==> flow/design.v <==
`timescale 1ns / 1ps
module SpriteRenderer #(
    parameter Width = 640,
    parameter Height = 480,
    parameter FrameBufferZeroStartAddress = 0,
    parameter FrameBufferOneStartAddress = 614400,
    parameter SpritePixelDataStartAddress = 1228801,
    parameter SpriteWidth = 32,
    parameter SpriteHeight = 32,
    parameter SpriteSize = 2048
    )(
    input Clk,
    input Rst,
    output [7:0] LED,
    output FinishedRendering,
    input RenderNextFrame,
    input [11:0]NumSprites,
    output [11:0]SpriteInfoAddress,
    input [29:0]SpriteInfoData,
    input FrameBufferActive,
    input calib_done,
    output write_cmd_clk,
    output write_cmd_en,
    output [2:0]write_cmd_instr,
    output [5:0]write_cmd_bl,
    output [29:0]write_cmd_byte_addr,
    input write_cmd_empty,
    input write_cmd_full,
    output wr_clk,
    output wr_en,
    output [3:0] wr_mask,
    output [31:0] wr_data,
    input wr_full,
    input wr_empty,
    input [6:0] wr_count,
    input wr_underrun,
    input wr_error,
    output read_cmd_clk,
    output read_cmd_en,
    output [2:0]read_cmd_instr,
    output [5:0]read_cmd_bl,
    output [29:0]read_cmd_byte_addr,
    input read_cmd_empty,
    input read_cmd_full,
    output rd_clk,
    output rd_en,
    input [31:0] rd_data,
    input rd_full,
    input rd_empty,
    input [6:0] rd_count,
    input rd_overflow,
    input rd_error
    );
    assign LED = LED_q;
    reg [7:0] LED_q, LED_d = 8'b0;
    assign FinishedRendering = FinishedRendering_q;
    reg FinishedRendering_q, FinishedRendering_d = 1'b0;
    reg [5:0] XCounter_q, XCounter_d = 6'b0;
    reg [5:0] YCounter_q, YCounter_d = 6'b0;
    reg [5:0] YReadCounter_q, YReadCounter_d = 6'b0;
    reg [4:0] XStop_q, XStop_d = 5'b0;
    reg [4:0] YStop_q, YStop_d = 5'b0;
    reg [29:0] SpriteStartAddress_q, SpriteStartAddress_d = 30'b0;
    reg [31:0] IntermediateCalculation_q, IntermediateCalculation_d = 32'b0;
    parameter TransparentPixelColour = 16'hD11C;
    assign SpriteInfoAddress = SpriteCounter_q;
    reg [11:0] SpriteCounter_q, SpriteCounter_d = 12'b0;
    wire [9:0] XPos;
    wire [8:0] YPos;
    wire [9:0] ImageNum;
    wire SpriteVisible;
    assign XPos = SpriteInfoData[9:0];
    assign YPos = SpriteInfoData[18:10];
    assign ImageNum = SpriteInfoData[28:19];
    assign SpriteVisible = SpriteInfoData[29];
    assign write_cmd_bl = cmd_bl_q;
    assign read_cmd_bl = cmd_bl_q;
    reg [5:0] cmd_bl_q, cmd_bl_d = 6'b0;
    assign write_cmd_clk = Clk;
    assign write_cmd_en = write_cmd_en_q;
    assign write_cmd_instr = 3'b000;  
    assign write_cmd_byte_addr = write_cmd_byte_addr_q;
    assign wr_clk = Clk;
    assign wr_en = wr_en_q;
    assign wr_mask = wr_mask_q;
    assign wr_data = wr_data_q;
    reg write_cmd_en_q, write_cmd_en_d = 1'b0;
    reg [29:0]write_cmd_byte_addr_q, write_cmd_byte_addr_d;
    reg wr_en_q, wr_en_d = 1'b0;
    reg [3:0]wr_mask_q, wr_mask_d = 4'b0;
    reg [31:0]wr_data_q, wr_data_d = 32'b0;
    assign read_cmd_clk = Clk;
    assign read_cmd_en = read_cmd_en_q;
    assign read_cmd_instr = 3'b001;  
    assign read_cmd_byte_addr = read_cmd_byte_addr_q;
    assign rd_clk = Clk;
    assign rd_en = rd_en_q;
    reg read_cmd_en_q, read_cmd_en_d = 1'b0;
    reg [29:0]read_cmd_byte_addr_q, read_cmd_byte_addr_d = 30'b0;
    reg rd_en_q, rd_en_d = 1'b0;
    localparam STATE_SIZE = 1;
    localparam Wait = 0,
               RenderFrame = 1;
    reg [STATE_SIZE-1:0] state_q, state_d = Wait;
    localparam Read_STATE_SIZE = 2;
    localparam Read_Calculate = 0,
               Read_Enable = 1,
               Read_Wait = 2;
    reg [Read_STATE_SIZE-1:0] Read_state_q, Read_state_d = Read_Calculate;
    localparam Write_STATE_SIZE = 2;
    localparam Write_Wait = 0,
               Write_LoadFifo = 1,
               Write_LoadFifoWait = 2,
               Write_CMDEnable = 3;
    reg [Write_STATE_SIZE-1:0] Write_state_q, Write_state_d = Write_Wait;
    localparam Counter_STATE_SIZE = 2;
    localparam Counter_GetInfo = 0,
               Counter_Calculate = 1,
               Counter_RenderSprite = 2;
    reg [Counter_STATE_SIZE-1:0] Counter_state_q, Counter_state_d = Counter_GetInfo;
    always @ ( * ) begin
      LED_d = LED_q;
      FinishedRendering_d = FinishedRendering_q;
      SpriteCounter_d = SpriteCounter_q;
      XCounter_d = XCounter_q;
      YCounter_d = YCounter_q;
      YReadCounter_d = YReadCounter_q;
      XStop_d = XStop_q;
      YStop_d = YStop_q;
      SpriteStartAddress_d = SpriteStartAddress_q;
      IntermediateCalculation_d = IntermediateCalculation_q;
      cmd_bl_d = cmd_bl_q;
      write_cmd_en_d = write_cmd_en_q;
      write_cmd_byte_addr_d = write_cmd_byte_addr_q;
      wr_en_d = wr_en_q;
      wr_mask_d = wr_mask_q;
      wr_data_d = wr_data_q;
      read_cmd_en_d = read_cmd_en_q;
      read_cmd_byte_addr_d = read_cmd_byte_addr_q;
      rd_en_d = rd_en_q;
      state_d = state_q;
      Read_state_d = Read_state_q;
      Write_state_d = Write_state_q;
      Counter_state_d = Counter_state_q;
      case (state_q)
        Wait:begin
          FinishedRendering_d = 1'b0;
          SpriteCounter_d = 12'b0;
          if(RenderNextFrame)begin
            state_d = RenderFrame;
          end
        end
        RenderFrame:begin
          case (Counter_state_q)
            Counter_GetInfo:begin 
              if(SpriteCounter_q < NumSprites)begin  
                Counter_state_d = Counter_Calculate;
                XCounter_d = 6'b0;
                YCounter_d = 6'b0;
                YReadCounter_d = 6'b0;
              end else begin   
                FinishedRendering_d = 1'b1;  
                state_d = Wait;
              end
            end
            Counter_Calculate:begin  
              if(SpriteVisible)begin
                SpriteStartAddress_d = SpritePixelDataStartAddress + (ImageNum * SpriteSize);
                cmd_bl_d = 6'd15;  
                XStop_d = 5'd31;
                YStop_d = 5'd31;
                Counter_state_d = Counter_RenderSprite;
              end else begin
                SpriteCounter_d = SpriteCounter_q + 1'b1;
                Counter_state_d = Counter_GetInfo;
              end
            end
            Counter_RenderSprite:begin
              case (Write_state_q)
                Write_Wait:begin
                  write_cmd_en_d = 1'b0;
                  if(YCounter_q <= YStop_q)begin   
                    if(rd_count > cmd_bl_q)begin   
                      IntermediateCalculation_d = (YPos + YCounter_q) * Width;
                      Write_state_d = Write_LoadFifo;
                    end
                  end else begin   
                    SpriteCounter_d = SpriteCounter_q + 1'b1;
                    Read_state_d = Read_Calculate;
                    Write_state_d = Write_Wait;
                    Counter_state_d = Counter_GetInfo;
                  end
                end
                Write_LoadFifo:begin
                  if(FrameBufferActive)begin
                    write_cmd_byte_addr_d = FrameBufferZeroStartAddress + ((IntermediateCalculation_d + XPos) << 1);
                  end else begin
                    write_cmd_byte_addr_d = FrameBufferOneStartAddress + ((IntermediateCalculation_d + XPos) << 1);
                  end
                  rd_en_d = 1'b1;
                  Write_state_d = Write_LoadFifoWait;
                end
                Write_LoadFifoWait:begin
                  if(XCounter_q <= cmd_bl_q)begin  
                    wr_data_d = rd_data;
                    if(rd_data == {TransparentPixelColour,TransparentPixelColour})begin
                      wr_mask_d = 4'b1111;
                    end else if (rd_data[31:16] == TransparentPixelColour) begin
                      wr_mask_d = 4'b1100;
                    end else if (rd_data[15:0] == TransparentPixelColour) begin
                      wr_mask_d = 4'b0011;
                    end else begin
                      wr_mask_d = 4'b000;
                    end
                    wr_en_d = 1'b1;
                    if(cmd_bl_q <= XCounter_q)begin
                      rd_en_d = 1'b0;
                    end
                    XCounter_d = XCounter_q + 1'd1;  
                  end else begin
                    wr_en_d = 1'b0;
                    rd_en_d = 1'b0;
                    YCounter_d = YCounter_q + 1'b1;
                    XCounter_d = 6'b0;
                    write_cmd_en_d = 1'b1;
                    Write_state_d = Write_CMDEnable;
                  end
                end
                Write_CMDEnable:begin
                  write_cmd_en_d = 1'b0;
                  if(wr_count <= 7'd5)begin
                    Write_state_d = Write_Wait;
                  end
                end
              endcase
              case (Read_state_q)
                Read_Calculate:begin
                  if(YReadCounter_q <= YStop_q)begin
                    if(rd_count < 7'd16)begin
                      read_cmd_byte_addr_d = SpriteStartAddress_q + ((YReadCounter_q * SpriteWidth) << 1);
                      Read_state_d = Read_Enable;
                    end
                  end
                end
                Read_Enable:begin
                  read_cmd_en_d = 1'b1;
                  YReadCounter_d = YReadCounter_q + 1'b1;
                  Read_state_d = Read_Wait;
                end
                Read_Wait:begin
                  read_cmd_en_d = 1'b0;
                  if(rd_count >= 7'd16)begin
                    Read_state_d = Read_Calculate;
                  end
                end
              endcase
            end
          endcase
        end
      endcase
    end
    always @ (posedge Clk) begin
      if(Rst || ~calib_done)begin
        LED_q <= 8'b0;
        FinishedRendering_q <= 1'b0;
        SpriteCounter_q <= 12'b0;
        XCounter_q <= 6'b0;
        YCounter_q <= 6'b0;
        YReadCounter_q <= 5'b0;
        XStop_q <= 5'b0;
        YStop_q <= 5'b0;
        SpriteStartAddress_q <= 30'b0;
        IntermediateCalculation_q <= 32'b0;
        cmd_bl_q <= 6'b0;
        write_cmd_en_q <= 1'b0;
        write_cmd_byte_addr_q <= 30'b0;
        wr_en_q <= 1'b0;
        wr_mask_q <= 4'b0;
        wr_data_q <= 32'b0;
        read_cmd_en_q <= 1'b0;
        read_cmd_byte_addr_q <= 30'b0;
        rd_en_q <= 1'b0;
        state_q <= Wait;
        Read_state_q <= Read_Calculate;
        Write_state_q <= Write_Wait;
        Counter_state_q <= Counter_GetInfo;
      end else begin
        LED_q <= LED_d;
        FinishedRendering_q <= FinishedRendering_d;
        SpriteCounter_q <= SpriteCounter_d;
        XCounter_q <= XCounter_d;
        YCounter_q <= YCounter_d;
        YReadCounter_q <= YReadCounter_d;
        XStop_q <= XStop_d;
        YStop_q <= YStop_d;
        SpriteStartAddress_q <= SpriteStartAddress_d;
        IntermediateCalculation_q <= IntermediateCalculation_d;
        cmd_bl_q <= cmd_bl_d;
        write_cmd_en_q <= write_cmd_en_d;
        write_cmd_byte_addr_q <= write_cmd_byte_addr_d;
        wr_en_q <= wr_en_d;
        wr_mask_q <= wr_mask_d;
        wr_data_q <= wr_data_d;
        read_cmd_en_q <= read_cmd_en_d;
        read_cmd_byte_addr_q <= read_cmd_byte_addr_d;
        rd_en_q <= rd_en_d;
        state_q <= state_d;
        Read_state_q <= Read_state_d;
        Write_state_q <= Write_state_d;
        Counter_state_q <= Counter_state_d;
      end
    end
endmodule
# [From RTL to reports: SpriteRenderer]
# The steps from the RTL of SpriteRenderer to its reports follow in flow order.
# Line numbers count from 1 in the design file above.
# Cell names lack the library's common part.
# Not given: --
[inputs] design="SpriteRenderer" clock_port="Clk" library="sky130hd" corner="tt_025C_1v80"

# [After elaboration]
# Counts by Yosys on the flattened word-level netlist (proc, flatten, opt, wreduce; memories kept). Register bits leave out memories and registers merged into their read ports (data or address). Print and check cells are left out. Cells with the same type and inputs are merged into one.
[bits] reg_bits=208 inputBits=105 output_inout_bits=143 elab_cells=203
[classes] n_addsub=9 n_mul=1 compare=9 equal=41 n_mux=95 n_logic=2 n_reduce_logical=25
[op_table] operator="30-bit two-way mux" count=12
[op_table] operator="29-bit two-way mux" count=5
[op_table] operator="32-bit two-way mux" count=4
[op_table] operator="6-bit two-way mux" count=12
[op_table] operator="12-bit case mux with 2-bit select" count=2
[op_table] operator="10-bit by 3-bit multiplier with 13-bit output (second input constant)" count=1
[op_table] operator="2-bit two-way mux" count=18
[op_table] operator="6-bit case mux with 2-bit select" count=3
[op_table] operator="12-bit two-way mux" count=3
[op_table] operator="16-bit equality test (second input constant)" count=2
[op_table] operator="32-bit equality test (second input constant)" count=1
[op_table] operator="20-bit by 30-bit adder with 30-bit output (first input constant)" count=1
[op_table] operator="30-bit by 12-bit adder with 30-bit output" count=1
[op_table] operator="29-bit by 10-bit adder with 29-bit output" count=1
[op_table] operator="3-bit inequality test (second input constant)" count=9
[op_table] operator="5-bit AND reduction" count=5
[op_table] operator="4-bit AND reduction" count=6
[op_table] operator="4-bit two-way mux" count=6
[op_table] operator="21-bit by 21-bit adder with 22-bit output (first input constant)" count=1
[op_table] operator="6-bit by 1-bit adder with 6-bit output (second input constant)" count=3
[op_table] operator="1-bit two-way mux" count=18
[op_table] operator="4-bit inequality test (second input constant)" count=4
[op_table] operator="5-bit two-way mux" count=3
[op_table] operator="2-bit inequality test (second input constant)" count=7
[op_table] operator="12-bit by 1-bit adder with 12-bit output (second input constant)" count=1
[op_table] operator="12-bit less-than comparator" count=1
[op_table] operator="2-bit by 1-bit inequality test with 1-bit output (second input constant)" count=6
[op_table] operator="3-bit AND reduction" count=4
# Not listed: further kinds 22, cells in them 42.

# [Depth]
# Longest topological path by Yosys (ltp), each cell counted once; first at word level (registers and memories cut), then after technology mapping (sequential cells cut; the memories' decode and read muxes count).
[logic_depth] ltp_word=8 ABC_AREA=0 mapped_depth=18 ltp_nobuf=18

# [Netlist]
# Yosys stat after the flow's synthesis: flattened, memories mapped to cells. It holds for the ABC_AREA given above (unset counts as 0); a run with the other value may have another netlist.
[by_type] cell_type="dfxtp_1" count=145 area_total_um2=2.9E+03
[by_type] cell_type="ha_1" count=62 area_total_um2=775.744
[by_type] cell_type="nand2_1" count=192 area_total_um2=720.691
[by_type] cell_type="a21oi_1" count=111 area_total_um2=555.533
[by_type] cell_type="buf_4" count=52 area_total_um2=390.374
[by_type] cell_type="xnor2_1" count=32 area_total_um2=280.269
[by_type] cell_type="nor2_1" count=68 area_total_um2=255.245
[by_type] cell_type="xor2_1" count=22 area_total_um2=192.685
[by_type] cell_type="clkbuf_1" count=46 area_total_um2=172.666
[by_type] cell_type="nand3_1" count=34 area_total_um2=170.163
[by_type] cell_type="o21ai_0" count=33 area_total_um2=165.158
[by_type] cell_type="mux2i_1" count=16 area_total_um2=160.154
[by_type] cell_type="inv_1" count=38 area_total_um2=142.637
[by_type] cell_type="a21o_1" count=16 area_total_um2=120.115
[by_type] cell_type="nand4_1" count=17 area_total_um2=106.352
[by_type] cell_type="a211oi_1" count=13 area_total_um2=97.594
[by_type] cell_type="nand2b_1" count=12 area_total_um2=75.072
[by_type] cell_type="nor3_1" count=14 area_total_um2=70.067
# Other cell types: 50; their cells: 120.
[synth_totals] cells=1043 synth_area_um2=8321.7 sequential_area_um2=2902.8 flip_flops=145 n_buf=101

# Record of 2 stored runs of the RTL-to-layout flow on SpriteRenderer, platform sky130hd. The runs are unordered. Constraints: input delay and output delay 20% of the set period each, output load 0.01 pF.
run="run A" settings period_ns=6.74 CORE_UTILIZATION=56 PLACE_DENSITY=0.45 CORE_ASPECT_RATIO=0.58 CELL_PAD_IN_SITES_DETAIL_PLACEMENT=2 ABC_AREA=0 GPL_TIMING_DRIVEN=0 CTS_CLUSTER_SIZE=55 SLEW_MARGIN=0 MAX_ROUTING_LAYER="met4" CAP_MARGIN=20 CORE_MARGIN=2
run="run A" outcome="stopped before the end: placement reported DPL-0033"
run="run B" settings period_ns=4.51 CORE_UTILIZATION=21 SETUP_SLACK_MARGIN=1.06 PLACE_DENSITY=0.46 CORE_MARGIN=5 CELL_PAD_IN_SITES_DETAIL_PLACEMENT=2 TNS_END_PERCENT=25 GPL_TIMING_DRIVEN=1 GPL_ROUTABILITY_DRIVEN=1 CTS_CLUSTER_SIZE=85 CTS_CLUSTER_DIAMETER=210 SLEW_MARGIN=5 CAP_MARGIN=20
run="run B" results yosys.chip_area_um2=8321.7 worstSetupSlack_ns=0.979 hold_ws_ns=0.454 die_area_um2=43708.2 stdcell_area_um2=11641.2
