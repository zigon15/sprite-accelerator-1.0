==> flow/design.v <==
module SPISlaveBase(
    input clk,
    input rst,
    input ss,
    input mosi,
    output miso,
    input sck,
    output done,
    input [7:0] din,
    output [7:0] dout
  );
  reg mosi_d, mosi_q;
  reg ss_d, ss_q;
  reg sck_d, sck_q;
  reg sck_old_d, sck_old_q;
  reg [7:0] data_d, data_q;
  reg done_d, done_q;
  reg [2:0] bit_ct_d, bit_ct_q;
  reg [7:0] dout_d, dout_q;
  reg miso_d, miso_q;
  assign miso = miso_q;
  assign done = done_q;
  assign dout = dout_q;
  always @(*) begin
    ss_d = ss;
    mosi_d = mosi;
    miso_d = miso_q;
    sck_d = sck;
    sck_old_d = sck_q;
    data_d = data_q;
    done_d = 1'b0;
    bit_ct_d = bit_ct_q;
    dout_d = dout_q;
    if (ss_q) begin                            
      bit_ct_d = 3'b0;                         
      data_d = din;                            
      miso_d = data_q[7];                      
    end else begin                             
      if (!sck_old_q && sck_q) begin           
        data_d = {data_q[6:0], mosi_q};        
        bit_ct_d = bit_ct_q + 1'b1;            
        if (bit_ct_q == 3'b111) begin          
          dout_d = {data_q[6:0], mosi_q};      
          done_d = 1'b1;                       
          data_d = din;                        
        end
      end else if (sck_old_q && !sck_q) begin  
        miso_d = data_q[7];                    
      end
    end
  end
  always @(posedge clk) begin
    if (rst) begin
      done_q <= 1'b0;
      bit_ct_q <= 3'b0;
      dout_q <= 8'b0;
      miso_q <= 1'b1;
    end else begin
      done_q <= done_d;
      bit_ct_q <= bit_ct_d;
      dout_q <= dout_d;
      miso_q <= miso_d;
    end
    sck_q <= sck_d;
    mosi_q <= mosi_d;
    ss_q <= ss_d;
    data_q <= data_d;
    sck_old_q <= sck_old_d;
  end
endmodule
`timescale 1ns / 1ps
module SpriteCommands #(
  parameter SpritePixelDataStartAddress = 1228801,
  parameter SpriteWidth = 32,
  parameter SpriteHeight = 32,
  parameter SpriteSize = 2048
  )(
  input Clk,
  input Rst,
  input SCLK,
	input MOSI,
	output MISO,
	input SS,
  output ReadyForCommand,
  input FinishedRendering,
  output RenderNextFrame,
  output [11:0]NumSprites,
  output [11:0]SpriteInfoAddress,
  output [29:0]SpriteInfoData,
  output WriteEnable,
  output FrameBuffer,
  input FrameBufferActive,
  input calib_done,
  output write_cmd_clk,
  output write_cmd_en,
  output [2:0]write_cmd_instr,
  output [5:0]write_cmd_bl,
  output [29:0]write_cmd_byte_addr,
  input write_cmd_empty,
  input write_cmd_full,
  output wr_clk,
  output wr_en,
  output [3:0] wr_mask,
  output [31:0] wr_data,
  input wr_full,
  input wr_empty,
  input [6:0] wr_count,
  input wr_underrun,
  input wr_error
  );
  assign ReadyForCommand = ReadyForCommand_q;
  wire FinishedTransmission;
  wire [7:0] SpiData;
  reg ReadyForCommand_q, ReadyForCommand_d;
  assign RenderNextFrame = RenderNextFrame_q;
  assign NumSprites = NumSprites_q;
  reg RenderNextFrame_q, RenderNextFrame_d = 1'b0;
  reg [11:0] NumSprites_q, NumSprites_d = 12'b0;
  reg [9:0] XPos_q, XPos_d = 10'b0;
  reg [8:0] YPos_q, YPos_d = 9'b0;
  reg [9:0] ImageNum_q, ImageNum_d = 10'b0;
  assign SpriteInfoAddress = SpriteInfoAddress_q;
  assign SpriteInfoData = SpriteInfoData_q;
  assign WriteEnable = WriteEnable_q;
  reg [11:0]SpriteInfoAddress_q, SpriteInfoAddress_d = 12'b0;
  reg [29:0]SpriteInfoData_q, SpriteInfoData_d = 30'b0;
  reg WriteEnable_q, WriteEnable_d = 1'b0;
  assign FrameBuffer = FrameBuffer_q;
  reg FrameBuffer_q, FrameBuffer_d = 1'b0;
  assign write_cmd_clk = Clk;
  assign write_cmd_en = write_cmd_en_q;
  assign write_cmd_instr = 3'b000;  
  assign write_cmd_bl = write_cmd_bl_q;
  assign write_cmd_byte_addr = write_cmd_byte_addr_q;
  assign wr_clk = Clk;
  assign wr_en = wr_en_q;
  assign wr_mask = wr_mask_q;
  assign wr_data = wr_data_q;
  reg write_cmd_en_q, write_cmd_en_d = 1'b0;
  reg [5:0] write_cmd_bl_q, write_cmd_bl_d = 6'b0;
  reg [29:0]write_cmd_byte_addr_q, write_cmd_byte_addr_d;
  reg wr_en_q, wr_en_d = 1'b0;
  reg [3:0]wr_mask_q, wr_mask_d = 4'b0;
  reg [31:0]wr_data_q, wr_data_d = 32'b0;
  localparam STATE_SIZE = 4;
  localparam Wait = 0,
             NewSprite = 1,
             NewImage = 2,
             StartRender = 3,
             ToggleFrameBuffer = 4,
             UpdateSpriteAttributes = 5;
  reg [STATE_SIZE-1:0] state_q, state_d = Wait;
  localparam NewSprite_STATE_SIZE = 3;
  localparam NewSprite_GetXPosLSB = 0,
             NewSprite_GetXPosMSB = 1,
             NewSprite_GetYPosLSB = 2,
             NewSprite_GetYPosMSB = 3,
             NewSprite_GetImageNumLSB = 4,
             NewSprite_GetImageNumMSB = 5,
             NewSprite_Write = 6;
  reg [NewSprite_STATE_SIZE-1:0] NewSprite_state_q, NewSprite_state_d = NewSprite_GetXPosLSB;
  localparam NewImage_STATE_SIZE = 3;
  localparam NewImage_GetImageNumLSB = 0,
             NewImage_GetImageNumMSB = 1,
             NewImage_Calculate = 2,
             NewImage_LoadFifo = 3,
             NewImage_CmdEnable = 4;
  reg [NewImage_STATE_SIZE-1:0] NewImage_state_q, NewImage_state_d = NewImage_GetImageNumLSB;
  localparam NewImage_WriteCMD_STATE_SIZE = 1;
  localparam NewImage_WriteCMD_Check = 0,
             NewImage_WriteCMD_Wait = 1;
  reg [NewImage_WriteCMD_STATE_SIZE-1:0] NewImage_WriteCMD_state_q,
                                         NewImage_WriteCMD_state_d = NewImage_WriteCMD_Check;
  localparam StartRender_STATE_SIZE = 1;
  localparam StartRender_Activate = 0,
             StartRender_Wait = 1;
  reg [StartRender_STATE_SIZE-1:0] StartRender_state_q,
                                   StartRender_state_d = StartRender_Activate;
  localparam UpdateSpriteAttributes_STATE_SIZE = 4;
  localparam UpdateSpriteAttributes_GetSpriteNumLSB = 0,
             UpdateSpriteAttributes_GetSpriteNumMSB = 1,
             UpdateSpriteAttributes_GetXPosLSB = 2,
             UpdateSpriteAttributes_GetXPosMSB = 3,
             UpdateSpriteAttributes_GetYPosLSB = 4,
             UpdateSpriteAttributes_GetYPosMSB = 5,
             UpdateSpriteAttributes_GetImageNumLSB = 6,
             UpdateSpriteAttributes_GetImageNumMSB = 7,
             UpdateSpriteAttributes_Write = 8;
  reg [UpdateSpriteAttributes_STATE_SIZE-1:0] UpdateSpriteAttributes_state_q,
                                              UpdateSpriteAttributes_state_d = UpdateSpriteAttributes_GetSpriteNumLSB;
  parameter CMDNewSprite = 5'd0;
  parameter CMDNewImage = 5'd1;
  parameter CMDStartRender = 5'd2;
  parameter CMDToggleFrameBuffer = 5'd3;
  parameter CMDUpdateSpriteAttributes = 5'd4;
  always @ ( * ) begin
    ReadyForCommand_d = ReadyForCommand_q;
    RenderNextFrame_d = RenderNextFrame_q;
    NumSprites_d = NumSprites_q;
    XPos_d = XPos_q;
    YPos_d = YPos_q;
    ImageNum_d = ImageNum_q;
    SpriteInfoAddress_d = SpriteInfoAddress_q;
    SpriteInfoData_d = SpriteInfoData_q;
    WriteEnable_d = WriteEnable_q;
    FrameBuffer_d = FrameBuffer_q;
    write_cmd_en_d = write_cmd_en_q;
    write_cmd_bl_d = write_cmd_bl_q;
    write_cmd_byte_addr_d = write_cmd_byte_addr_q;
    wr_en_d = wr_en_q;
    wr_mask_d = wr_mask_q;
    wr_data_d = wr_data_q;
    state_d = state_q;
    NewSprite_state_d = NewSprite_state_q;
    NewImage_state_d = NewImage_state_q;
    NewImage_WriteCMD_state_d = NewImage_WriteCMD_state_q;
    StartRender_state_d = StartRender_state_q;
    UpdateSpriteAttributes_state_d = UpdateSpriteAttributes_state_q;
    case (state_q)
      Wait:begin
        ReadyForCommand_d = 1'b1;
        if (FinishedTransmission) begin
          ReadyForCommand_d = 1'b0;
          case (SpiData[4:0])
            CMDNewSprite:begin
              SpriteInfoData_d[29] = SpiData[7];
              SpriteInfoAddress_d = NumSprites;
              state_d = NewSprite;
            end
            CMDNewImage:begin
              state_d = NewImage;
            end
            CMDStartRender:begin
              state_d = StartRender;
            end
            CMDToggleFrameBuffer:begin
              state_d = ToggleFrameBuffer;
            end
            CMDUpdateSpriteAttributes:begin
              SpriteInfoData_d[29] = SpiData[7];
              state_d = UpdateSpriteAttributes;
            end
          endcase
        end
      end
      NewSprite:begin
        case (NewSprite_state_q)
          NewSprite_GetXPosLSB:begin
            if (FinishedTransmission) begin
              SpriteInfoData_d[7:0] = SpiData;
              NewSprite_state_d = NewSprite_GetXPosMSB;
            end
          end
          NewSprite_GetXPosMSB:begin
            if (FinishedTransmission) begin
              SpriteInfoData_d[9:8] = SpiData[1:0];
              NewSprite_state_d = NewSprite_GetYPosLSB;
            end
          end
          NewSprite_GetYPosLSB:begin
            if (FinishedTransmission) begin
              SpriteInfoData_d[17:10] = SpiData;
              NewSprite_state_d = NewSprite_GetYPosMSB;
            end
          end
          NewSprite_GetYPosMSB:begin
            if (FinishedTransmission) begin
              SpriteInfoData_d[18] = SpiData[0];
              NewSprite_state_d = NewSprite_GetImageNumLSB;
            end
          end
          NewSprite_GetImageNumLSB:begin
            if (FinishedTransmission) begin
              SpriteInfoData_d[26:19] = SpiData;
              NewSprite_state_d = NewSprite_GetImageNumMSB;
            end
          end
          NewSprite_GetImageNumMSB:begin
            if (FinishedTransmission) begin
              SpriteInfoData_d[28:27] = SpiData[1:0];
              WriteEnable_d = 1'b1;
              NewSprite_state_d = NewSprite_Write;
            end
          end
          NewSprite_Write:begin
            WriteEnable_d = 1'b0;
            NewSprite_state_d = NewSprite_GetXPosLSB;
            NumSprites_d = NumSprites_q + 1'b1;
            state_d = Wait;
          end
        endcase
      end
      NewImage:begin
        case (NewImage_state_q)
          NewImage_GetImageNumLSB:begin
            if (FinishedTransmission) begin
              ImageNum_d[7:0] = SpiData;
              NewImage_state_d = NewImage_GetImageNumMSB;
            end
          end
          NewImage_GetImageNumMSB:begin
            if (FinishedTransmission) begin
              ImageNum_d[9:8] = SpiData[1:0];
              write_cmd_bl_d = 6'd15;  
              NewImage_state_d = NewImage_Calculate;
            end
          end
          NewImage_Calculate:begin
            write_cmd_byte_addr_d = SpritePixelDataStartAddress + (ImageNum_q * SpriteSize);
            NewImage_state_d = NewImage_LoadFifo;
          end
          NewImage_LoadFifo:begin
            wr_en_d = 1'b0;
            if(FinishedTransmission)begin
              XPos_d = XPos_q + 1'b1;
              case (XPos_q)
                10'd0:wr_data_d[7:0] = SpiData;
                10'd1:wr_data_d[15:8] = SpiData;
                10'd2:wr_data_d[23:16] = SpiData;
                10'd3:begin
                  wr_data_d[31:24] = SpiData;
                  wr_en_d = 1'b1;
                  XPos_d = 10'd0;
                end
              endcase
            end
            case (NewImage_WriteCMD_state_q)
              NewImage_WriteCMD_Check:begin
                if (wr_count >= 7'd16) begin   
                  write_cmd_en_d = 1'b1;
                  YPos_d = YPos_q + 1'b1;
                  NewImage_WriteCMD_state_d = NewImage_WriteCMD_Wait;
                end
              end
              NewImage_WriteCMD_Wait:begin
                write_cmd_en_d = 1'b0;
                if(YPos_q <= 5'd31)begin  
                  if(wr_count <= 7'd8)begin
                    write_cmd_byte_addr_d = write_cmd_byte_addr_q + 7'd64;
                    NewImage_WriteCMD_state_d = NewImage_WriteCMD_Check;
                  end
                end else begin
                  YPos_d = 9'b0;
                  XPos_d = 10'b0;
                  ImageNum_d = 10'b0;
                  NewImage_state_d = NewImage_GetImageNumLSB;
                  NewImage_WriteCMD_state_d = NewImage_WriteCMD_Check;
                  state_d = Wait;
                end
              end
            endcase
          end
        endcase
      end
      UpdateSpriteAttributes:begin
        case (UpdateSpriteAttributes_state_q)
          UpdateSpriteAttributes_GetSpriteNumLSB:begin
            if (FinishedTransmission) begin
              SpriteInfoAddress_d[7:0] = SpiData;
              UpdateSpriteAttributes_state_d = UpdateSpriteAttributes_GetSpriteNumMSB;
            end
          end
          UpdateSpriteAttributes_GetSpriteNumMSB:begin
            if (FinishedTransmission) begin
              SpriteInfoAddress_d[11:8] = SpiData[3:0];
              UpdateSpriteAttributes_state_d = UpdateSpriteAttributes_GetXPosLSB;
            end
          end
          UpdateSpriteAttributes_GetXPosLSB:begin
            if (FinishedTransmission) begin
              SpriteInfoData_d[7:0] = SpiData;
              UpdateSpriteAttributes_state_d = UpdateSpriteAttributes_GetXPosMSB;
            end
          end
          UpdateSpriteAttributes_GetXPosMSB:begin
            if (FinishedTransmission) begin
              SpriteInfoData_d[9:8] = SpiData[1:0];
              UpdateSpriteAttributes_state_d = UpdateSpriteAttributes_GetYPosLSB;
            end
          end
          UpdateSpriteAttributes_GetYPosLSB:begin
            if (FinishedTransmission) begin
              SpriteInfoData_d[17:10] = SpiData;
              UpdateSpriteAttributes_state_d = UpdateSpriteAttributes_GetYPosMSB;
            end
          end
          UpdateSpriteAttributes_GetYPosMSB:begin
            if (FinishedTransmission) begin
              SpriteInfoData_d[18] = SpiData[0];
              UpdateSpriteAttributes_state_d = UpdateSpriteAttributes_GetImageNumLSB;
            end
          end
          UpdateSpriteAttributes_GetImageNumLSB:begin
            if (FinishedTransmission) begin
              SpriteInfoData_d[26:19] = SpiData;
              UpdateSpriteAttributes_state_d = UpdateSpriteAttributes_GetImageNumMSB;
            end
          end
          UpdateSpriteAttributes_GetImageNumMSB:begin
            if (FinishedTransmission) begin
              SpriteInfoData_d[28:27] = SpiData[1:0];
              WriteEnable_d = 1'b1;
              UpdateSpriteAttributes_state_d = UpdateSpriteAttributes_Write;
            end
          end
          UpdateSpriteAttributes_Write:begin
            WriteEnable_d = 1'b0;
            UpdateSpriteAttributes_state_d = UpdateSpriteAttributes_GetSpriteNumLSB;
            state_d = Wait;
          end
        endcase
      end
      StartRender:begin
        case (StartRender_state_q)
          StartRender_Activate:begin
            if(FrameBuffer_q == FrameBufferActive)begin
              RenderNextFrame_d = 1'b1;
              StartRender_state_d = StartRender_Wait;
            end
          end
          StartRender_Wait:begin
            RenderNextFrame_d = 1'b0;
            if(FinishedRendering)begin
                FrameBuffer_d = ~FrameBufferActive;  
                StartRender_state_d = StartRender_Activate;
                state_d = Wait;
            end
          end
        endcase
      end
      ToggleFrameBuffer:begin
        FrameBuffer_d = ~FrameBufferActive;
        state_d = Wait;
      end
    endcase
  end
  always @ (posedge Clk) begin
    if (Rst || ~calib_done) begin
      ReadyForCommand_q <= 1'b0;
      RenderNextFrame_q <= 1'b0;
      NumSprites_q <= 12'b0;
      XPos_q <= 10'b0;
      YPos_q <= 9'b0;
      ImageNum_q <= 10'b0;
      SpriteInfoAddress_q <= 12'b0;
      SpriteInfoData_q <= 30'b0;
      WriteEnable_q <= 1'b0;
      FrameBuffer_q <= 1'b0;
      write_cmd_en_q <= 1'b0;
      write_cmd_bl_q <= 6'b0;
      write_cmd_byte_addr_q <= 30'b0;
      wr_en_q <= 1'b0;
      wr_mask_q <= 4'b0;
      wr_data_q <= 32'b0;
      state_q <= Wait;
      NewSprite_state_q <= NewSprite_GetXPosLSB;
      NewImage_state_q <= NewImage_GetImageNumLSB;
      NewImage_WriteCMD_state_q <= NewImage_WriteCMD_state_d;
      StartRender_state_q <= StartRender_Activate;
      UpdateSpriteAttributes_state_q <= UpdateSpriteAttributes_GetSpriteNumLSB;
    end else begin
      ReadyForCommand_q <= ReadyForCommand_d;
      RenderNextFrame_q <= RenderNextFrame_d;
      NumSprites_q <= NumSprites_d;
      XPos_q <= XPos_d;
      YPos_q <= YPos_d;
      ImageNum_q <= ImageNum_d;
      SpriteInfoAddress_q <= SpriteInfoAddress_d;
      SpriteInfoData_q <= SpriteInfoData_d;
      WriteEnable_q <= WriteEnable_d;
      FrameBuffer_q <= FrameBuffer_d;
      write_cmd_en_q <= write_cmd_en_d;
      write_cmd_bl_q <= write_cmd_bl_d;
      write_cmd_byte_addr_q <= write_cmd_byte_addr_d;
      wr_en_q <= wr_en_d;
      wr_mask_q <= wr_mask_d;
      wr_data_q <= wr_data_d;
      state_q <= state_d;
      NewSprite_state_q <= NewSprite_state_d;
      NewImage_state_q <= NewImage_state_d;
      NewImage_WriteCMD_state_q <= NewImage_WriteCMD_state_d;
      StartRender_state_q <= StartRender_state_d;
      UpdateSpriteAttributes_state_q <= UpdateSpriteAttributes_state_d;
    end
  end
  SPISlaveBase SPIReceiver(
	    .clk(Clk),
	    .rst(Rst),	 
	    .ss(SS),
	    .mosi(MOSI),
	    .miso(MISO),
	    .sck(SCLK),
			.done(FinishedTransmission),
	    .din(8'b11100111),
	    .dout(SpiData)
	  );
endmodule
Step by step through the tools: SpriteCommands
What the tools print for SpriteCommands, step after step.
Lines are those of the file above, counted from 1.
Cell names lack the library's common part.
The mark - stands for no value.
Set-up
  top module: SpriteCommands
  clock: Clk
  cell library: sky130hd
  timing corner: tt_025C_1v80

Word level
Yosys after proc, flatten, opt, wreduce and memory -nomap, before mapping. Memory bits, and registers merged into a memory's read port (data or address), are not among the register bits. Print and check cells are not counted. Equal cells are merged and count once.
Cells by class
  bitwise logic cells: 6
  muxes and demuxes: 97
  $add $sub $neg: 6
  reduce/logical cells: 55
  eq/ne operators: 82
  $lt $le $gt $ge: 3
Operators with widths (number)
  8-bit two-way mux: 12
  30-bit two-way mux: 3
  2-bit by 1-bit != test with 1-bit output (second input constant): 36
  4-bit two-way mux: 18
  30-bit parallel mux with 2-bit select: 1
  29-bit parallel mux with 2-bit select: 1
  10-bit two-way mux: 5
  3-bit AND reduction: 12
  4-bit parallel mux with 9-bit select: 1
  30-bit by 7-bit adder with 30-bit output (second input constant): 1
  5-bit AND reduction: 5
  4-bit by 3-bit equality test with 1-bit output (second input constant): 6
  12-bit parallel mux with 2-bit select: 1
  4-bit parallel mux with 6-bit select: 1
  12-bit two-way mux: 2
  3-bit two-way mux: 8
  21-bit by 21-bit adder with 22-bit output (first input constant): 1
  3-bit parallel mux with 7-bit select: 1
  10-bit by 2-bit equality test with 1-bit output (second input constant): 2
  10-bit AND reduction: 2
  4-bit AND reduction: 5
  10-bit parallel mux with 2-bit select: 1
  4-bit parallel mux with 5-bit select: 1
  1-bit two-way mux: 20
  9-bit parallel mux with 2-bit select: 1
  9-bit two-way mux: 2
  4-bit by 2-bit equality test with 1-bit output (second input constant): 4
  8-bit parallel mux with 2-bit select: 1
Not listed: further kinds 43, cells in them 95.
Word-level totals
  flip-flop bits (word level): 193
  input bits: 21
  output and inout port bits: 138
  cells after elaboration: 290

Depth
Yosys ltp: most cells in a row. Word level: on the elaborated netlist, between registers, memories and ports. Mapped: between sequential cells and ports; inverters and the memories' decode and read muxes count.
Depth
  word-level depth: 5
  ABC_AREA: 0
  depth in mapped cells: 8
  depth with buffers taken out: 7

Mapped cells and area
The flow's flattened synthesis, as Yosys stat reports it; memories are mapped. The netlist is that of the ABC_AREA named above (0 if unset); the other value can give another one.
Synthesis totals
  flip-flops: 200
  cells in the netlist: 1004
  synthesis area: 8536.9 um^2
  sequential part of the area: 4013.8 um^2
  buffers: 82
Cell types
  dfxtp_1: number 199, total area 3.98E+03 um^2
  mux2i_1: number 51, total area 510.49 um^2
  nor2_1: number 130, total area 487.968 um^2
  a21oi_1: number 96, total area 480.461 um^2
  nand2_1: number 106, total area 397.882 um^2
  nand3_1: number 71, total area 355.341 um^2
  clkbuf_1: number 53, total area 198.941 um^2
  buf_4: number 19, total area 142.637 um^2
  xnor2_1: number 15, total area 131.376 um^2
  ha_1: number 10, total area 125.12 um^2
  xor2_1: number 14, total area 122.618 um^2
  a211oi_1: number 16, total area 120.115 um^2
  nor3_1: number 20, total area 100.096 um^2
  o21ai_0: number 20, total area 100.096 um^2
  nand4_1: number 15, total area 93.84 um^2
  a22oi_1: number 11, total area 82.579 um^2
  inv_1: number 20, total area 75.072 um^2
  a21o_1: number 7, total area 52.55 um^2
Not listed: further types 44, cells in them 131.
By module: a second synthesis without flattening, with its own total; a netlist apart from the flattened one above.
Second synthesis, totals
  cell total of the unflattened synthesis: 994
  area (unflattened synthesis): 8780.9 um^2
Each row is one instance without its submodules.
Modules
  SpriteCommands: instances 1, area 7805.0 um^2, cells 914, sequential area 3513.4 um^2
  SPISlaveBase: instances 1, area 975.9 um^2, cells 80, sequential area 580.6 um^2

Module SpriteCommands, platform sky130hd: 2 stored runs of the flow (Yosys, OpenROAD) with differing settings, in no particular order. Input and output delays are each 20% of the period that was set; the output load is 0.01 pF.
"finish__power__total": no workload was simulated; the value follows from the tool's default switching activity.

Flow files of job 1
==> flow/run.sh <==
#!/bin/bash
# the make line also repeats the synthesis and layout settings of config.mk as NAME=value (left out here)
make -C /OpenROAD-flow-scripts/flow DESIGN_CONFIG=/design/flow/config.mk WORK_HOME=/design/flow/orfs CLKGATE_MAP_FILE= finish
==> flow/config.mk <==
export PLATFORM = sky130hd
export DESIGN_NAME = SpriteCommands
export DESIGN_NICKNAME = SpriteCommands
export VERILOG_FILES = /design/flow/design.v
export SDC_FILE = /design/flow/constraint.sdc
export NUM_CORES = 4
export LEC_CHECK = 0
export CAP_MARGIN = 20
export CELL_PAD_IN_SITES_DETAIL_PLACEMENT = 1
export CELL_PAD_IN_SITES_GLOBAL_PLACEMENT = 2
export CORE_MARGIN = 5
export CORE_UTILIZATION = 17
export CTS_CLUSTER_DIAMETER = 278
export GPL_ROUTABILITY_DRIVEN = 1
export SETUP_SLACK_MARGIN = -0.41
export SLEW_MARGIN = 0
==> flow/constraint.sdc <==
create_clock -name core_clock -period 4.37 [get_ports {Clk}]
set_input_delay 0.8740 -clock core_clock [delete_from_list [all_inputs] [get_ports {Clk}]]
set_output_delay 0.8740 -clock core_clock [all_outputs]
set_load 0.01 [all_outputs]

report of job 1
yosys chip area after synthesis (um^2): 8536.9
finish__design__die__area: 54798.1
finish__design__instance__area__stdcell: 11298.3
finish__timing__setup__ws: 0.586
finish__timing__setup__tns: 0.000
finish__timing__hold__ws: 0.373
finish__power__total: 3.745e-03

Flow files of job 2
==> flow/run.sh <==
#!/bin/bash
# the make line also repeats the synthesis and layout settings of config.mk as NAME=value (left out here)
make -C /OpenROAD-flow-scripts/flow DESIGN_CONFIG=/design/flow/config.mk WORK_HOME=/design/flow/orfs CLKGATE_MAP_FILE= finish
==> flow/config.mk <==
export PLATFORM = sky130hd
export DESIGN_NAME = SpriteCommands
export DESIGN_NICKNAME = SpriteCommands
export VERILOG_FILES = /design/flow/design.v
export SDC_FILE = /design/flow/constraint.sdc
export NUM_CORES = 4
export LEC_CHECK = 0
export ABC_AREA = 0
export CAP_MARGIN = 20
export CELL_PAD_IN_SITES_DETAIL_PLACEMENT = 1
export CELL_PAD_IN_SITES_GLOBAL_PLACEMENT = 3
export CORE_ASPECT_RATIO = 1.0
export CORE_MARGIN = 2
export CORE_UTILIZATION = 30
export CTS_CLUSTER_SIZE = 31
export PLACE_DENSITY_LB_ADDON = 0.16
export SLEW_MARGIN = 30
export TNS_END_PERCENT = 10
==> flow/constraint.sdc <==
create_clock -name core_clock -period 2.6 [get_ports {Clk}]
set_input_delay 0.5200 -clock core_clock [delete_from_list [all_inputs] [get_ports {Clk}]]
set_output_delay 0.5200 -clock core_clock [all_outputs]
set_load 0.01 [all_outputs]

report of job 2
yosys chip area after synthesis (um^2): 8536.9
finish__design__die__area: 29821.8
finish__design__instance__area__stdcell: 11098.1
finish__timing__setup__ws: 0.061
finish__timing__setup__tns: 0.000
finish__timing__hold__ws: 0.377
finish__power__total: 6.220e-03
