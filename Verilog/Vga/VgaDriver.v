==> flow/design.v <==
`timescale 1ns / 1ps
module VGADriver #(
    parameter HorSyncTime = 96,
    parameter HorBackPorch = 48,
    parameter HorFrontPorch = 16,
    parameter HorAddrVideoTime = 640,
    parameter HorEndCnt = 800,
    parameter VertSyncTime = 2,
    parameter VertBackPorch = 32,
    parameter VertFrontPorch = 10,
    parameter VertAddrVideoTime = 480,
    parameter VertEndCnt = 525,
    parameter FrameBufferZeroStartAddress = 0,
    parameter FrameBufferZeroEndAddress = 614400,
    parameter FrameBufferOneStartAddress = 614400,
    parameter FrameBufferOneEndAddress = 1228800
    )(
  input PixelClk,
  input Rst,
  input FrameBuffer,
  output FrameBufferActive,
  output HSync,
  output VSync,
  output reg [2:0] Red,
  output reg [2:0] Green,
  output reg [1:0] Blue,
  input calib_done,
  output read_cmd_clk,
  output read_cmd_en,
  output [2:0]read_cmd_instr,
  output [5:0]read_cmd_bl,
  output [29:0]read_cmd_byte_addr,
  input read_cmd_empty,
  input read_cmd_full,
  output rd_clk,
  output rd_en,
  input [31:0] rd_data,
  input rd_full,
  input rd_empty,
  input [6:0] rd_count,
  input rd_overflow,
  input rd_error
  );
  wire [15:0] Colour;
  wire Ready;
  reg [$clog2(HorEndCnt) - 1:0] HPos_q, HPos_d = 0;
  reg [$clog2(VertEndCnt) - 1:0] VPos_q,VPos_d = 0;
  reg[1:0] TwoBitCounter_q, TwoBitCounter_d;
  assign HSync = ((HPos_q > (HorAddrVideoTime + HorFrontPorch)) && (HPos_q < (HorAddrVideoTime + HorFrontPorch + HorSyncTime))) ? 1'b1 : 1'b0;
  assign VSync = ((VPos_q > (VertAddrVideoTime + VertFrontPorch)) && (VPos_q < (VertAddrVideoTime + VertFrontPorch + VertSyncTime))) ? 1'b1 : 1'b0;
  always @ ( * ) begin
    HPos_d = HPos_q;
    VPos_d = VPos_q;
    TwoBitCounter_d = TwoBitCounter_q;
    if(HPos_q < HorEndCnt)begin          
        HPos_d = HPos_q + 1;             
    end else begin                       
        HPos_d = 0;                      
        if(VPos_q < VertEndCnt)begin     
          VPos_d = VPos_q + 1;           
        end else begin                   
          VPos_d = 0;                    
        end
    end
    TwoBitCounter_d = TwoBitCounter_q + 1'b1;
    if((HPos_q > HorAddrVideoTime) || (VPos_q > VertAddrVideoTime))begin
      Red <= 3'b000;
      Green <= 3'b000;
      Blue <= 2'b00;
    end else begin
      if((TwoBitCounter_q < Colour[12:11]) && (Colour[15:13] != 3'b111))begin
        Red <= Colour[15:13] + 1'b1;
      end else begin
        Red <= Colour[15:13];
      end
      if((TwoBitCounter_q < Colour[7:6]) && (Colour[10:8] != 3'b111))begin
        Green <= Colour[10:8] + 1'b1;
      end else begin
        Green <= Colour[10:8];
      end
      if((TwoBitCounter_q < Colour[2:1]) && (Colour[4:3] != 2'b11))begin
        Blue <= Colour[4:3] + 1'b1;
      end else begin
        Blue <= Colour[4:3];
      end
    end
  end
  always @ (posedge PixelClk) begin
    if(Rst || ~Ready)begin
      HPos_q <= 0;
      VPos_q <= 0;
      TwoBitCounter_q <= 2'b0;
    end else begin
      HPos_q <= HPos_d;
      VPos_q <= VPos_d;
      TwoBitCounter_q <= TwoBitCounter_d;
    end
  end
  VgaRamControler #(
      .HorSyncTime(HorSyncTime),
      .HorBackPorch(HorBackPorch),
      .HorFrontPorch(HorFrontPorch),
      .HorAddrVideoTime(HorAddrVideoTime),
      .HorEndCnt(HorEndCnt),
      .VertSyncTime(VertSyncTime),
      .VertBackPorch(VertBackPorch),
      .VertFrontPorch(VertFrontPorch),
      .VertAddrVideoTime(VertAddrVideoTime),
      .VertEndCnt(VertEndCnt),
      .FrameBufferZeroStartAddress(FrameBufferZeroStartAddress),
      .FrameBufferZeroEndAddress(FrameBufferZeroEndAddress),
      .FrameBufferOneStartAddress(FrameBufferOneStartAddress),
      .FrameBufferOneEndAddress(FrameBufferOneEndAddress)
    )RamPixelMemory(
    .Clk(PixelClk),
    .Rst(Rst),
    .Ready(Ready),
    .FrameBuffer(FrameBuffer),
    .FrameBufferActive(FrameBufferActive),
    .HPos(HPos_q),
    .VPos(VPos_q),
    .Colour(Colour),
    .calib_done(calib_done),
    .read_cmd_clk(read_cmd_clk),
    .read_cmd_en(read_cmd_en),
    .read_cmd_instr(read_cmd_instr),
    .read_cmd_bl(read_cmd_bl),
    .read_cmd_byte_addr(read_cmd_byte_addr),
    .read_cmd_empty(read_cmd_empty),
    .read_cmd_full(read_cmd_full),
    .rd_clk(rd_clk),
    .rd_en(rd_en),
    .rd_data(rd_data),
    .rd_full(rd_full),
    .rd_empty(rd_empty),
    .rd_count(rd_count),
    .rd_overflow(rd_overflow),
    .rd_error(rd_error)
  );
endmodule
`timescale 1ns / 1ps
module VgaRamControler #(
    parameter HorSyncTime = 96,
    parameter HorBackPorch = 48,
    parameter HorFrontPorch = 16,
    parameter HorAddrVideoTime = 640,
    parameter HorEndCnt = 800,
    parameter VertSyncTime = 2,
    parameter VertBackPorch = 32,
    parameter VertFrontPorch = 10,
    parameter VertAddrVideoTime = 480,
    parameter VertEndCnt = 525,
    parameter FrameBufferZeroStartAddress = 0,
    parameter FrameBufferZeroEndAddress = 614400,
    parameter FrameBufferOneStartAddress = 614400,
    parameter FrameBufferOneEndAddress = 1228800
    ) (
    input Clk,
    input Rst,
    output Ready,
    input FrameBuffer,
    output FrameBufferActive,
    input [$clog2(HorEndCnt) - 1:0] HPos,
    input [$clog2(VertEndCnt) - 1:0] VPos,
    output [15:0] Colour,
    input calib_done,
    output read_cmd_clk,
    output read_cmd_en,
    output [2:0]read_cmd_instr,
    output [5:0]read_cmd_bl,
    output [29:0]read_cmd_byte_addr,
    input read_cmd_empty,
    input read_cmd_full,
    output rd_clk,
    output rd_en,
    input [31:0] rd_data,
    input rd_full,
    input rd_empty,
    input [6:0] rd_count,
    input rd_overflow,
    input rd_error
  );
  assign read_cmd_clk = Clk;
  assign rd_clk = Clk;
  assign Ready = Ready_q;
  assign Colour = Colour_q;
  assign FrameBufferActive = FrameBufferActive_q;
  assign read_cmd_en = read_cmd_en_q;
  assign read_cmd_instr = 3'b001;  
  assign read_cmd_bl = 6'd15;      
  assign read_cmd_byte_addr = read_cmd_byte_addr_q;
  assign rd_en = rd_en_q;
  reg [15:0] Colour_q, Colour_d = 16'b0;
  reg Ready_q, Ready_d = 1'b0;
  reg pixel_counter_q, pixel_counter_d = 1'b0;
  reg FrameBufferActive_q, FrameBufferActive_d = 1'b0;
  reg read_cmd_en_q, read_cmd_en_d = 1'b0;
  reg [29:0] read_cmd_byte_addr_q, read_cmd_byte_addr_d = 30'b0;
  reg rd_en_q, rd_en_d = 1'b0;
  localparam STATE_SIZE = 2;
  localparam InitalizeCMD = 0,
             InitalizeFIFO = 1,
             Stream = 2;
  reg [STATE_SIZE-1:0] state_q, state_d = InitalizeCMD;
	localparam ReadFifo_STATE_SIZE = 1;
  localparam ReadFifo_Check = 0,
						 ReadFifo_Disable = 1;
  reg [ReadFifo_STATE_SIZE-1:0] ReadFifo_state_q, ReadFifo_state_d = ReadFifo_Check;
  localparam ReadCMD_STATE_SIZE = 2;
  localparam ReadCMD_Check = 0,
						 ReadCMD_Disable = 1,
             ReadCMD_Wait = 2;
  reg [ReadCMD_STATE_SIZE-1:0] ReadCMD_state_q, ReadCMD_state_d = ReadCMD_Check;
  always @ ( * ) begin
    Colour_d = Colour_q;
    Ready_d = Ready_q;
    pixel_counter_d = pixel_counter_q;
    FrameBufferActive_d = FrameBufferActive_q;
    state_d = state_q;
    ReadFifo_state_d = ReadFifo_state_q;
    ReadCMD_state_d = ReadCMD_state_q;
    read_cmd_en_d = read_cmd_en_q;
    read_cmd_byte_addr_d = read_cmd_byte_addr_q;
    rd_en_d = rd_en_q;
    case (state_q)
      InitalizeCMD:begin
        read_cmd_en_d = 1'b1;
        state_d = InitalizeFIFO;
      end
      InitalizeFIFO:begin
        read_cmd_en_d = 1'b0;
        if(rd_count == 7'd16)begin   
          Ready_d = 1'b1;
          read_cmd_byte_addr_d = read_cmd_byte_addr_q + 7'd64;
          state_d = Stream;
        end
      end
      Stream:begin
        case (ReadCMD_state_q)
          ReadCMD_Check:begin
            if(rd_count < 7'd16)begin
              read_cmd_en_d = 1'b1;
              ReadCMD_state_d = ReadCMD_Disable;
            end
          end
          ReadCMD_Disable:begin
            if(FrameBufferActive_q)begin
              if(read_cmd_byte_addr_q >= (FrameBufferOneEndAddress - 7'd64))begin
                if(~FrameBuffer)begin
                  FrameBufferActive_d = 1'b0;
                  read_cmd_byte_addr_d = 30'b0;
                end else begin
                  read_cmd_byte_addr_d = FrameBufferOneStartAddress;
                end
              end else begin
                read_cmd_byte_addr_d = read_cmd_byte_addr_q + 7'd64;
              end
            end else begin
              if(read_cmd_byte_addr_q >= (FrameBufferZeroEndAddress - 7'd64))begin
                if(FrameBuffer)begin
                  FrameBufferActive_d = 1'b1;
                  read_cmd_byte_addr_d = FrameBufferOneStartAddress;
                end else begin
                  read_cmd_byte_addr_d = FrameBufferZeroStartAddress;
                end
              end else begin
                read_cmd_byte_addr_d = read_cmd_byte_addr_q + 7'd64;
              end
            end
            read_cmd_en_d = 1'b0;
            ReadCMD_state_d = ReadCMD_Wait;
          end
          ReadCMD_Wait:begin
            if(rd_count > 7'd16)begin
              ReadCMD_state_d = ReadCMD_Check;
            end
          end
        endcase
        case (ReadFifo_state_q)
          ReadFifo_Check:begin
            if((HPos < HorAddrVideoTime) && (VPos < VertAddrVideoTime))begin
              if(pixel_counter_q == 1'b0)begin
                rd_en_d = 1'b1;
                ReadFifo_state_d = ReadFifo_Disable;
              end
              pixel_counter_d = pixel_counter_q + 1'b1;
            end
          end
          ReadFifo_Disable:begin
            rd_en_d = 1'b0;
            pixel_counter_d = 1'b0;
            ReadFifo_state_d = ReadFifo_Check;
          end
        endcase
        case (pixel_counter_q)
          1'b0:Colour_d = rd_data[15:0];
          1'b1:Colour_d = rd_data[31:16];
        endcase
      end
    endcase
  end
  always @ (posedge Clk) begin
    if(Rst || ~calib_done)begin
      Colour_q <= 16'b0;
      Ready_q <= 1'b0;
      pixel_counter_q <= 1'b0;
      FrameBufferActive_q <= 1'b0;
      state_q <= InitalizeCMD;
      ReadFifo_state_q <= ReadFifo_Check;
      ReadCMD_state_q <= ReadCMD_Check;
      read_cmd_en_q <= 1'b0;
      read_cmd_byte_addr_q <= 30'b0;
      rd_en_q <= 1'b0;
    end else begin
      Colour_q <= Colour_d;
      Ready_q <= Ready_d;
      pixel_counter_q <= pixel_counter_d;
      FrameBufferActive_q <= FrameBufferActive_d;
      state_q <= state_d;
      ReadFifo_state_q <= ReadFifo_state_d;
      ReadCMD_state_q <= ReadCMD_state_d;
      read_cmd_en_q <= read_cmd_en_d;
      read_cmd_byte_addr_q <= read_cmd_byte_addr_d;
      rd_en_q <= rd_en_d;
    end
  end
endmodule
# Reports on VGADriver
# What the tools print for VGADriver, step after step.
# Line numbers count from 1 in the design file above.
# Not given: -
[inputs]
top_module = "VGADriver"
clock = "PixelClk"
library = "sky130hd"
pvt_corner = "tt_025C_1v80"

# After elaboration
# Counts by Yosys on the flattened word-level netlist (proc, flatten, opt, wreduce; memories kept). Register bits leave out memories and registers merged into their read ports (data or address). Print and check cells are left out. Cells with the same type and inputs are merged into one.
[bits]
ff_bits = 78
inputBits = 49
[op_classes]
addsub = 8
compare = 17
n_eq = 16
mux = 37
logic = 5
reduce_logical = 24
[ops]
columns = ["cell", "count"]
rows = [
  ["two-way mux 30 bit", 5],
  ["parallel mux 30 bit (select 2 bit)", 1],
  ["less-than comparator 10 bit with constant B", 4],
  ["parallel mux 16 bit (select 2 bit)", 1],
  ["greater-or-equal comparator 30 x 20 -> 1 bit with constant B", 1],
  ["greater-or-equal comparator 30 x 21 -> 1 bit with constant B", 1],
  ["adder 30 x 7 -> 30 bit with constant B", 1],
  ["adder 10 x 1 -> 10 bit with constant B", 2],
  ["greater-than comparator 10 bit with constant B", 2],
  ["greater-than comparator 10 x 9 -> 1 bit with constant B", 2],
  ["less-than comparator 10 x 9 -> 1 bit with constant B", 2],
  ["two-way mux 20 bit", 1],
  ["two-way mux 1 bit", 12],
  ["two-way mux 3 bit", 4],
  ["two-way mux 10 bit", 1],
  ["two-way mux 2 bit", 5],
  ["inequality test 3 bit with constant B", 3],
  ["AND reduction 3 bit", 3],
  ["inequality test 2 x 1 -> 1 bit with constant B", 4],
  ["AND reduction 2 bit", 4],
  ["parallel mux 1 bit (select 2 bit)", 4],
  ["greater-than comparator 7 x 5 -> 1 bit with constant B", 1],
  ["less-than comparator 7 x 5 -> 1 bit with constant B", 1],
  ["equality test 7 x 5 -> 1 bit with constant B", 1],
  ["logical AND 1 bit", 6],
  ["less-than comparator 2 bit", 3],
  ["inequality test 2 bit with constant B", 3],
  ["adder 3 x 1 -> 3 bit with constant B", 2],
]
# Other operator kinds: 15; their cells: 27.

# Depth
# Yosys ltp: most cells in a row. Word level: on the elaborated netlist, between registers, memories and ports. Mapped: between sequential cells and ports; inverters and the memories' decode and read muxes count.
[logic_depth]
word_depth = 5
ABC_AREA = 0
ltp_mapped = 9
mapped_depth_nobuf = 7

# After synthesis
# The flow's flattened synthesis, as Yosys stat reports it; memories are mapped. The netlist is that of the ABC_AREA named above (0 if unset); the other value can give another one.
[mapped]
stdcells = 482
synth_area_um2 = 4030.1
ffs = 72
n_buf = 40
[types]
columns = ["type", "count", "area_total_um2"]
rows = [
  ["sky130_fd_sc_hd__dfxtp_1", 72, 1.44E+03],
  ["sky130_fd_sc_hd__nor2_1", 75, 281.52],
  ["sky130_fd_sc_hd__mux2i_1", 21, 210.202],
  ["sky130_fd_sc_hd__ha_1", 15, 187.68],
  ["sky130_fd_sc_hd__a211oi_1", 19, 142.637],
  ["sky130_fd_sc_hd__buf_4", 19, 142.637],
  ["sky130_fd_sc_hd__xor2_1", 15, 131.376],
  ["sky130_fd_sc_hd__a21oi_1", 26, 130.125],
  ["sky130_fd_sc_hd__xnor2_1", 14, 122.618],
  ["sky130_fd_sc_hd__nand2_1", 30, 112.608],
  ["sky130_fd_sc_hd__nand3_1", 20, 100.096],
  ["sky130_fd_sc_hd__o21ai_0", 14, 70.067],
  ["sky130_fd_sc_hd__nand4_1", 11, 68.816],
  ["sky130_fd_sc_hd__inv_1", 17, 63.811],
  ["sky130_fd_sc_hd__nor4_1", 10, 62.56],
  ["sky130_fd_sc_hd__clkbuf_1", 13, 48.797],
  ["sky130_fd_sc_hd__buf_6", 4, 45.043],
  ["sky130_fd_sc_hd__nor3_1", 9, 45.043],
]
# Other cell types: 44; their cells: 78.
# The figures by module come from a second, unflattened synthesis with its own total; it is not the netlist above.
[unflattened]
cells_unflattened = 504
hier_area_um2 = 4289.1
# Each row is one instance without its submodules.
[modules]
columns = ["module", "n_inst", "cells", "mod_area_um2"]
rows = [
  ["VgaRamControler", 1, 346, 2860.2],
  ["VGADriver", 1, 158, 1428.9],
]

Below are 2 stored runs of the flow (Yosys, OpenROAD; platform sky130hd) on VGADriver, each with its settings and what was measured, unordered. Constraints: input delay and output delay 20% of the set period each, output load 0.01 pF.
"period_less_ws_ns" means the clock period less the worst setup slack. The figure is calculated, with input and output delays left at 20% of the set period.
By "timing.worst_path_ns" is meant the share of the clock period that the worst setup path is allowed (20% is reserved at inputs, 20% at outputs), minus its slack. Clock arrival times at its registers enter into it.
"design_power_mw" rests on the timing tool's default activity at the inputs, not on a simulated workload.

# run A
==> flow/run.sh <==
#!/bin/bash
# the make line also repeats the synthesis and layout settings of config.mk as NAME=value (left out here)
make -C /OpenROAD-flow-scripts/flow DESIGN_CONFIG=/design/flow/config.mk WORK_HOME=/design/flow/orfs CLKGATE_MAP_FILE= finish
==> flow/config.mk <==
export PLATFORM = sky130hd
export DESIGN_NAME = VGADriver
export DESIGN_NICKNAME = VGADriver
export VERILOG_FILES = /design/flow/design.v
export SDC_FILE = /design/flow/constraint.sdc
export NUM_CORES = 4
export LEC_CHECK = 0
export CAP_MARGIN = 30
export CELL_PAD_IN_SITES_DETAIL_PLACEMENT = 1
export CELL_PAD_IN_SITES_GLOBAL_PLACEMENT = 0
export CORE_MARGIN = 2
export CORE_UTILIZATION = 62
export GPL_TIMING_DRIVEN = 1
export MIN_ROUTING_LAYER = met1
export SETUP_SLACK_MARGIN = -0.1
export SLEW_MARGIN = 20
==> flow/constraint.sdc <==
create_clock -name core_clock -period 1.52 [get_ports {PixelClk}]
set_input_delay 0.3040 -clock core_clock [delete_from_list [all_inputs] [get_ports {PixelClk}]]
set_output_delay 0.3040 -clock core_clock [all_outputs]
set_load 0.01 [all_outputs]

==> run A: results <==
outcome="unfinished; error DPL-0033 in placement"

# run B
==> flow/run.sh <==
#!/bin/bash
# the make line also repeats the synthesis and layout settings of config.mk as NAME=value (left out here)
make -C /OpenROAD-flow-scripts/flow DESIGN_CONFIG=/design/flow/config.mk WORK_HOME=/design/flow/orfs CLKGATE_MAP_FILE= finish
==> flow/config.mk <==
export PLATFORM = sky130hd
export DESIGN_NAME = VGADriver
export DESIGN_NICKNAME = VGADriver
export VERILOG_FILES = /design/flow/design.v
export SDC_FILE = /design/flow/constraint.sdc
export NUM_CORES = 4
export LEC_CHECK = 0
export CAP_MARGIN = 40
export CORE_MARGIN = 2
export CORE_UTILIZATION = 71
export CTS_CLUSTER_DIAMETER = 115
export GPL_ROUTABILITY_DRIVEN = 1
export PLACE_DENSITY = 0.94
export SLEW_MARGIN = 0
export TNS_END_PERCENT = 30
==> flow/constraint.sdc <==
create_clock -name core_clock -period 3.48 [get_ports {PixelClk}]
set_input_delay 0.6960 -clock core_clock [delete_from_list [all_inputs] [get_ports {PixelClk}]]
set_output_delay 0.6960 -clock core_clock [all_outputs]
set_load 0.01 [all_outputs]

==> run B: results <==
design_power_mw=1.681
yosys_chip_area_um2=4030.1
timing.worst_path_ns=2.68
timing.worst_path_kind="register to output"
final_stdcell_area_um2=4943.5
util_frac=0.898
ws_hold_ns=0.459
die_footprint_um2=6294.8
setup_ws_ns=0.105
total_negative_slack_ns=0.000
period_less_ws_ns=3.375
